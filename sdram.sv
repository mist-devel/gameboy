==> flow/design.v <==
module sdram
(
	inout [15:0]  		sd_data,     
	output reg [12:0]	sd_addr,     
	output reg [1:0] 	sd_dqm,      
	output reg [1:0] 	sd_ba,       
	output 				sd_cs,       
	output 				sd_we,       
	output 				sd_ras,      
	output 				sd_cas,      
	input 		 		init,			 
	input 		 		clk,		    
	input             sync,
	input      [15:0] din,			 
	output reg [15:0] dout,			 
	input      [23:0] addr,        
	input       [1:0] ds,          
	input 		 		oe,          
	input 		 		we           
);
localparam RASCAS_DELAY   = 3'd2;    
localparam BURST_LENGTH   = 3'b000;  
localparam ACCESS_TYPE    = 1'b0;    
localparam CAS_LATENCY    = 3'd2;    
localparam OP_MODE        = 2'b00;   
localparam NO_WRITE_BURST = 1'b1;    
localparam MODE = { 3'b000, NO_WRITE_BURST, OP_MODE, CAS_LATENCY, ACCESS_TYPE, BURST_LENGTH}; 
localparam STATE_FIRST     = 3'd0;    
localparam STATE_CMD_START = 3'd1;    
localparam STATE_CMD_CONT  = STATE_CMD_START + RASCAS_DELAY;  
localparam STATE_READ      = STATE_CMD_CONT + CAS_LATENCY + 4'd1;
localparam STATE_HIGHZ     = STATE_READ - 4'd1;  
reg [4:0] reset;
always @(posedge clk) begin
	if(init)	reset <= 5'h1f;
	else if((stage == STATE_FIRST) && (reset != 0))
		reset <= reset - 5'd1;
end
localparam CMD_INHIBIT         = 4'b1111;
localparam CMD_NOP             = 4'b0111;
localparam CMD_ACTIVE          = 4'b0011;
localparam CMD_READ            = 4'b0101;
localparam CMD_WRITE           = 4'b0100;
localparam CMD_BURST_TERMINATE = 4'b0110;
localparam CMD_PRECHARGE       = 4'b0010;
localparam CMD_AUTO_REFRESH    = 4'b0001;
localparam CMD_LOAD_MODE       = 4'b0000;
reg [3:0] sd_cmd;    
assign sd_cs  = sd_cmd[3];
assign sd_ras = sd_cmd[2];
assign sd_cas = sd_cmd[1];
assign sd_we  = sd_cmd[0];
assign sd_data = mode[1] ? din_r : 16'bZZZZZZZZZZZZZZZZ;
reg  [1:0] mode;
reg [15:0] din_r;
reg  [2:0] stage;
always @(posedge clk) begin
	reg [12:0] addr_r;
	reg  [1:0] ds_r;
	reg        old_sync;
	if(|stage) stage <= stage + 1'd1;
	old_sync <= sync;
	if(~old_sync & sync) stage <= 1;
	sd_cmd <= CMD_INHIBIT;   
	if(reset != 0) begin
		if(stage == STATE_CMD_START) begin
			if(reset == 13) begin
				sd_cmd <= CMD_PRECHARGE;
				sd_addr[10] <= 1'b1;       
			end
			if(reset == 2) begin
				sd_cmd <= CMD_LOAD_MODE;
				sd_addr <= MODE;
			end
		end
		mode    <= 0;
		sd_dqm  <= 2'b11;
	end else begin
		if(stage == STATE_CMD_START) begin
			if(we || oe) begin
				mode <= {we, oe};
				sd_cmd  <= CMD_ACTIVE;
				sd_addr <= { 1'b0, addr[19:8] };
				sd_ba   <= addr[21:20];
				ds_r    <= ds;
				din_r   <= din;
				addr_r  <= { 4'b0010, addr[22], addr[7:0] };   
			end
			else begin
				sd_cmd <= CMD_AUTO_REFRESH;
				mode <= 0;
			end
		end
		if(stage == STATE_CMD_CONT && mode) begin
			sd_cmd  <= mode[1] ? CMD_WRITE : CMD_READ;
			sd_addr <= addr_r;
			if(mode[1]) sd_dqm <= ~ds_r;
			else        sd_dqm <= 2'b00;
		end
		if(stage == STATE_HIGHZ) begin
			sd_dqm  <= 2'b11;  
			mode[1] <= 0;      
		end
		if(stage == STATE_READ && mode) begin
			dout <= sd_data;
		end
	end
end
endmodule
## From RTL to reports: sdram

Tool output for the design above, in the order of the flow.
Lines are those of the file above, counted from 1.
A cell with n/a has no value.

| inputs | value |
|---|---|
| top module | sdram |
| clock input | clk |
| standard-cell library | sky130hd |
| timing corner | tt_025C_1v80 |

## Elaborated design

Yosys after proc, flatten, opt, wreduce and memory -nomap, before mapping. Memory bits, and registers merged into a memory's read port (data or address), are not among the register bits. Print and check cells are not counted. Equal cells are merged and count once.

| cells by class | value |
|---|---|
| $add $sub $neg | 2 |
| equality and inequality tests | 9 |
| mux-type cells | 31 |
| bitwise gates (word level) | 4 |
| reductions and logical operators | 14 |

Operators by type and width:

| cell | count |
|---|---|
| 10-bit two-way mux | 6 |
| 4-bit two-way mux | 6 |
| 16-bit two-way mux | 1 |
| 2-bit two-way mux | 8 |
| 1-bit two-way mux | 10 |
| 4-bit AND reduction | 2 |
| 3-bit equality test (second input constant) | 2 |
| 5-bit by 1-bit subtractor with 5-bit output (second input constant) | 1 |
| 5-bit by 2-bit equality test with 1-bit output (second input constant) | 1 |
| 5-bit by 4-bit equality test with 1-bit output (second input constant) | 1 |
| 5-bit nonzero test | 1 |
| 1-bit by 2-bit logical AND with 1-bit output | 2 |
| 2-bit by 1-bit != test with 1-bit output (second input constant) | 2 |
| 3-bit by 1-bit adder with 3-bit output (second input constant) | 1 |
| 3-bit by 1-bit equality test with 1-bit output (second input constant) | 1 |
| 3-bit by 1-bit != test with 1-bit output (second input constant) | 1 |
| 3-bit by 2-bit equality test with 1-bit output (second input constant) | 1 |
| 3-bit logical NOT | 1 |
| 3-bit AND reduction | 1 |
| 3-bit nonzero test | 1 |
| 3-bit OR reduction | 1 |
| 1-bit inverter | 2 |
| 2-bit inverter | 1 |
| 2-bit AND reduction | 1 |
| 2-bit nonzero test | 1 |
| 2-bit OR reduction | 1 |
| 1-bit bitwise AND | 1 |
| 1-bit logical AND | 1 |
| 1-bit logical OR | 1 |

| word-level totals | value |
|---|---|
| register bits after elaboration | 75 |
| output and inout port bits | 53 |
| elaborated cells | 74 |

## Depth

Depth = most cells in a row (Yosys ltp): at word level without a register or memory, in the mapped netlist without a sequential cell, where the memories' decode and read muxes count.

| logic depth | value |
|---|---|
| word-level depth | 5 |
| ABC_AREA | 0 |
| depth in mapped cells | 6 |
| gate-level depth less buffers | 5 |

## After synthesis

The flow's flattened synthesis, as Yosys stat reports it; memories are mapped. The netlist is that of the ABC_AREA named above (0 if unset); the other value can give another one.

| mapped netlist | value |
|---|---|
| mapped cells | 196 |
| mapped area | 0.002819 mm^2 |
| flip-flop cells | 74 |
| buffers | 9 |

Cell types:

| type | count | area in all (um^2) |
|---|---|---|
| sky130_fd_sc_hd__edfxtp_1 | 57 | 1.71E+03 |
| sky130_fd_sc_hd__dfxtp_1 | 17 | 340.326 |
| sky130_fd_sc_hd__ha_1 | 9 | 112.608 |
| sky130_fd_sc_hd__nand2_1 | 29 | 108.854 |
| sky130_fd_sc_hd__a21oi_2 | 9 | 78.826 |
| sky130_fd_sc_hd__o21ai_1 | 9 | 45.043 |
| sky130_fd_sc_hd__nand3_1 | 8 | 40.038 |
| sky130_fd_sc_hd__buf_6 | 3 | 33.782 |
| sky130_fd_sc_hd__inv_1 | 6 | 22.522 |
| sky130_fd_sc_hd__mux2i_1 | 2 | 20.019 |
| sky130_fd_sc_hd__and3_1 | 3 | 18.768 |
| sky130_fd_sc_hd__nor2_1 | 5 | 18.768 |
| sky130_fd_sc_hd__nor2b_1 | 3 | 18.768 |
| sky130_fd_sc_hd__and4_1 | 2 | 17.517 |
| sky130_fd_sc_hd__a41oi_2 | 1 | 16.266 |
| sky130_fd_sc_hd__a21boi_1 | 2 | 15.014 |
| sky130_fd_sc_hd__a21oi_1 | 3 | 15.014 |
| sky130_fd_sc_hd__clkbuf_1 | 4 | 15.014 |

Not listed: further types 20, cells in them 24.

## Timing after synthesis

Source: OpenSTA report_checks on the synthesized netlist (no wires, ideal clock, input and output delay 20% of the period each), path of least setup slack; recovery checks are left aside. Register names are those of the netlist, which keeps one name where synthesis merged equal registers.

| timing after synthesis | value |
|---|---|
| path type | register -> register |
| from | reg reset[0] |
| to | reg dout[0] |
| clock period | 2.63 ns |
| library setup time | 0.388 ns |
| arrival time | 2.056 ns |
| required time | 2.242 ns |
| slack | 0.185 ns |
| delay of the path | 2.444 ns |
| stages | 7 |
| path buffers | 2 |
| synthesis period reached | 2.445 ns |

"delay of the path" = arrival - input delay + setup time.
"stages" counts driving pins, that of a launching flip-flop among them; a cell with two outputs on the path counts twice.
"synthesis period reached" is the clock period less the worst setup slack; recovery checks do not enter. This is arithmetic on one report: input and output delays are still those of the set period (20% each).
The rows between start and end are the longest chain of elaborated cells between them; the timing report does not say that the signal goes this way. Where chains are equally long, one stands for them.
Each line given opens the expression or statement behind the cell; cells for indexed reads and writes are added by Yosys, which also makes memories of some case tables.

| on the way, after synthesis | value |
|---|---|
| cell sequence | sky130_fd_sc_hd__dfxtp_1 -> sky130_fd_sc_hd__inv_1 -> sky130_fd_sc_hd__ha_1 -> sky130_fd_sc_hd__or4b_4 -> sky130_fd_sc_hd__buf_6 -> sky130_fd_sc_hd__buf_6 -> sky130_fd_sc_hd__nor2_1 |
| length of the longest elaborated chain | 3 |
| elaborated cells on any way between the ends | 3 |
| those cells by class | logic: 1; reduce/logical: 2 |

RTL lines, path after synthesis:

| what | RTL line | RTL |
|---|---|---|
| start, declared | 33 | `reg [4:0] reset;` |
| start, assigned | 35 | `if(init) reset <= 5'h1f;` |
| start, assigned | 37 | `reset <= reset - 5'd1;` |
| 5-bit nonzero test | 65 | `if(reset != 0) begin` |
| 1-bit inverter | n/a |  |
| 2-bit AND reduction | n/a |  |
| end, assigned | 105 | `dout <= sd_data;` |
| end, declared | 15 | `output reg [15:0] dout,` |

## Worst path after layout

From the final timing report of flow run B: the path of least setup slack in the routed layout; clock arrival at registers is part of the times.

| timing after layout | value |
|---|---|
| path type | register -> register |
| from | reg reset[0] |
| to | reg (name not given) |
| clock period | 2.89 ns |
| library setup time | 0.33 ns |
| arrival time | 2.10 ns |
| required time | 2.90 ns |
| slack | 0.80 ns |
| stages | 7 |
| path buffers | 2 |

| on the way, after layout | value |
|---|---|
| cell sequence | sky130_fd_sc_hd__dfxtp_1 -> sky130_fd_sc_hd__inv_1 -> sky130_fd_sc_hd__ha_1 -> sky130_fd_sc_hd__nor4b_1 -> sky130_fd_sc_hd__buf_4 -> sky130_fd_sc_hd__and3_1 -> sky130_fd_sc_hd__buf_4 |

RTL lines, path after layout:

| what | RTL line | RTL |
|---|---|---|
| start, declared | 33 | `reg [4:0] reset;` |
| start, assigned | 35 | `if(init) reset <= 5'h1f;` |
| start, assigned | 37 | `reset <= reset - 5'd1;` |

Chain of elaborated cells between the ends: none given.

Data sheet: physical implementation of sdram

Record of 2 stored runs of the RTL-to-layout flow on sdram, platform sky130hd. The runs are unordered. Constraints: input delay and output delay 20% of the set period each, output load 0.01 pF.
"clock period reached": clock period set for the run, less the worst setup slack. It is reckoned from that one timing run; input and output delays stay at 20% of the period that was set.
By "time of the worst setup path" is meant the share of the clock period that the worst setup path is allowed (20% is reserved at inputs, 20% at outputs), minus its slack. Clock arrival times at its registers enter into it.
"total power of the final layout" is the tool's figure for a default switching activity; nothing was simulated.

#### Flow run A

| setting | value |
|---|---|
| period_ns | `1.68` |
| CORE_UTILIZATION | `65` |
| PLACE_DENSITY_LB_ADDON | `0.02` |
| CORE_ASPECT_RATIO | `0.97` |
| CELL_PAD_IN_SITES_GLOBAL_PLACEMENT | `0` |
| TNS_END_PERCENT | `20` |
| ABC_AREA | `1` |
| GPL_TIMING_DRIVEN | `0` |
| GPL_ROUTABILITY_DRIVEN | `1` |
| CTS_CLUSTER_SIZE | `41` |
| CTS_CLUSTER_DIAMETER | `328` |
| CAP_MARGIN | `20` |
| CORE_MARGIN | `2` |
| SLEW_MARGIN | `20` |

Not finished: clock tree synthesis ended with error DPL-0038.

#### Flow run B

| setting | value |
|---|---|
| period_ns | `2.89` |
| SETUP_SLACK_MARGIN | `0.51` |
| CAP_MARGIN | `20` |
| CORE_MARGIN | `2` |
| CORE_UTILIZATION | `40` |
| SLEW_MARGIN | `20` |

| result | value |
|---|---|
| clock period reached | 2.093 ns |
| utilization after layout | 0.58 |
| smallest hold slack | 0.312 ns |
| die outline area | 0.0077352 mm^2 |
| worst setup slack after layout | 0.797 ns |
| time of the worst setup path | 2.09 ns |
| worst setup path kind | register -> register |
| area of the synthesized netlist | 0.002819 mm^2 |
| total power of the final layout | 2.358 mW |
| standard-cell area after layout | 0.00394 mm^2 |
| setup total negative slack | 0.000 ns |
